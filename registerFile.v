==> flow/design.v <==
module registerFile(addr1,addr2,out1,out2,addr_in,in,clk,rst);
input [4:0] addr1;	
input [4:0] addr2;	
output [31:0] out1;	
output [31:0] out2;	
input [4:0] addr_in;	
input [31:0] in;	
reg [31:0] out1;
reg [31:0] out2;
input clk, rst;
integer i;
reg [31:0] regmem [15:0];
always @(posedge clk)
begin
		out1 <= regmem[addr1];
		out2 <= regmem[addr2];
end
	always@ (negedge clk or posedge rst)
	if(rst)
	begin 
	for(i = 0;i<16;i=i+1)
	begin
	regmem [i]=32'b0;
	end
	end
		else 
		begin
		 regmem[addr_in] <= in;
		end
endmodule
* Tool chain data of registerFile
Tool output for the design above, in the order of the flow.
Lines are those of the file above, counted from 1.
The mark n/a stands for no value.
- Top :: registerFile
- Clock input :: clk
- Standard-cell library :: sky130hd
- Corner :: tt_025C_1v80

* After elaboration
Yosys after proc, flatten, opt, wreduce and memory -nomap, before mapping. Enables and synchronous resets that opt folds into registers are not counted as muxes. Print and check cells are not counted. Equal cells are merged and count once.
- $add $sub $neg :: 0
- Multipliers :: 0
- Div/mod/pow operators :: 0
- Order comparisons :: 0
- Equality and inequality tests :: 45
- Shift-type cells :: 0
- Mux-type cells :: 2
- Bitwise logic cells :: 0
- Reductions and logical operators :: 3
** Operators with widths (count)
- 32-bit case mux with 16-bit select :: 2
- 4-bit equality test with constant B :: 24
- 4-bit by 3-bit equality test with 1-bit output with constant B :: 12
- 4-bit by 2-bit equality test with 1-bit output with constant B :: 6
- 4-bit by 1-bit equality test with 1-bit output with constant B :: 3
- 4-bit zero test :: 3
- Register bits :: 576
- Bits in latches :: 0
- RAM bits :: 0
- Bits in read-only memories :: 0
- Clocked read ports x word width :: 0
- Memories :: 0
- Bits of input ports :: 49
- Output and inout bits :: 64
- Elaborated cells :: 68

* Longest topological paths
Longest topological path by Yosys (ltp), each cell counted once; first at word level (registers and memories cut), then after technology mapping (sequential cells cut; the memories' decode and read muxes count).
- Word-level depth :: 2
- ABC_AREA :: 0
- Gate-level depth with buffers :: 8

* Netlist
Yosys stat after the flow's synthesis: flattened, memories mapped to cells. It holds for the ABC_AREA given above (unset counts as 0); a run with the other value may have another netlist.
- Cells in the netlist :: 2398
- Mapped area :: 28437.3 um^2
- Area of sequential cells :: 14093.5 um^2
- Flip-flop cells :: 576
- Buffers :: 235
** Cell types (count)
- sky130_fd_sc_hd__dfrtn_1 :: 512
- sky130_fd_sc_hd__mux2_2 :: 509
- sky130_fd_sc_hd__mux2i_1 :: 152
- sky130_fd_sc_hd__a22oi_1 :: 173
- sky130_fd_sc_hd__dfxtp_1 :: 64
- sky130_fd_sc_hd__buf_2 :: 111
- sky130_fd_sc_hd__o22ai_1 :: 72
- sky130_fd_sc_hd__nor2_1 :: 113
- sky130_fd_sc_hd__clkbuf_1 :: 111
- sky130_fd_sc_hd__a21oi_1 :: 67
- sky130_fd_sc_hd__o21ai_0 :: 66
- sky130_fd_sc_hd__a22o_1 :: 37
- sky130_fd_sc_hd__o22a_1 :: 35
- sky130_fd_sc_hd__o221ai_1 :: 31
- sky130_fd_sc_hd__o32a_1 :: 27
- sky130_fd_sc_hd__mux2_1 :: 23
- sky130_fd_sc_hd__a221oi_1 :: 25
- sky130_fd_sc_hd__nand2_1 :: 48
Other cell types: 40; their cells: 222.

Subject: flow runs of registerFile

Hi,

module registerFile, platform sky130hd, 2 stored runs of the flow under differing settings, order arbitrary. Input and output delays are each 20% of the period that was set; the output load is 0.01 pF.

** Flow run A
- Settings :: period_ns=3.33; CORE_UTILIZATION=64; SETUP_SLACK_MARGIN=0.24; PLACE_DENSITY_LB_ADDON=0.17; HOLD_SLACK_MARGIN=0.28; CORE_MARGIN=4; CELL_PAD_IN_SITES_GLOBAL_PLACEMENT=2; CELL_PAD_IN_SITES_DETAIL_PLACEMENT=2; CTS_CLUSTER_SIZE=54; CAP_MARGIN=20; SLEW_MARGIN=20
- Outcome :: no final report: placement broke off with FLW-0024

** Flow run B
- Settings :: period_ns=6.66; CORE_UTILIZATION=56; PLACE_DENSITY_LB_ADDON=0.0; CORE_MARGIN=4; CELL_PAD_IN_SITES_GLOBAL_PLACEMENT=2; CELL_PAD_IN_SITES_DETAIL_PLACEMENT=0; TNS_END_PERCENT=35; ABC_AREA=1; CTS_CLUSTER_DIAMETER=387; CAP_MARGIN=20; MAX_ROUTING_LAYER=met5; SLEW_MARGIN=20
- Outcome :: no final report: placement broke off with FLW-0024

Regards
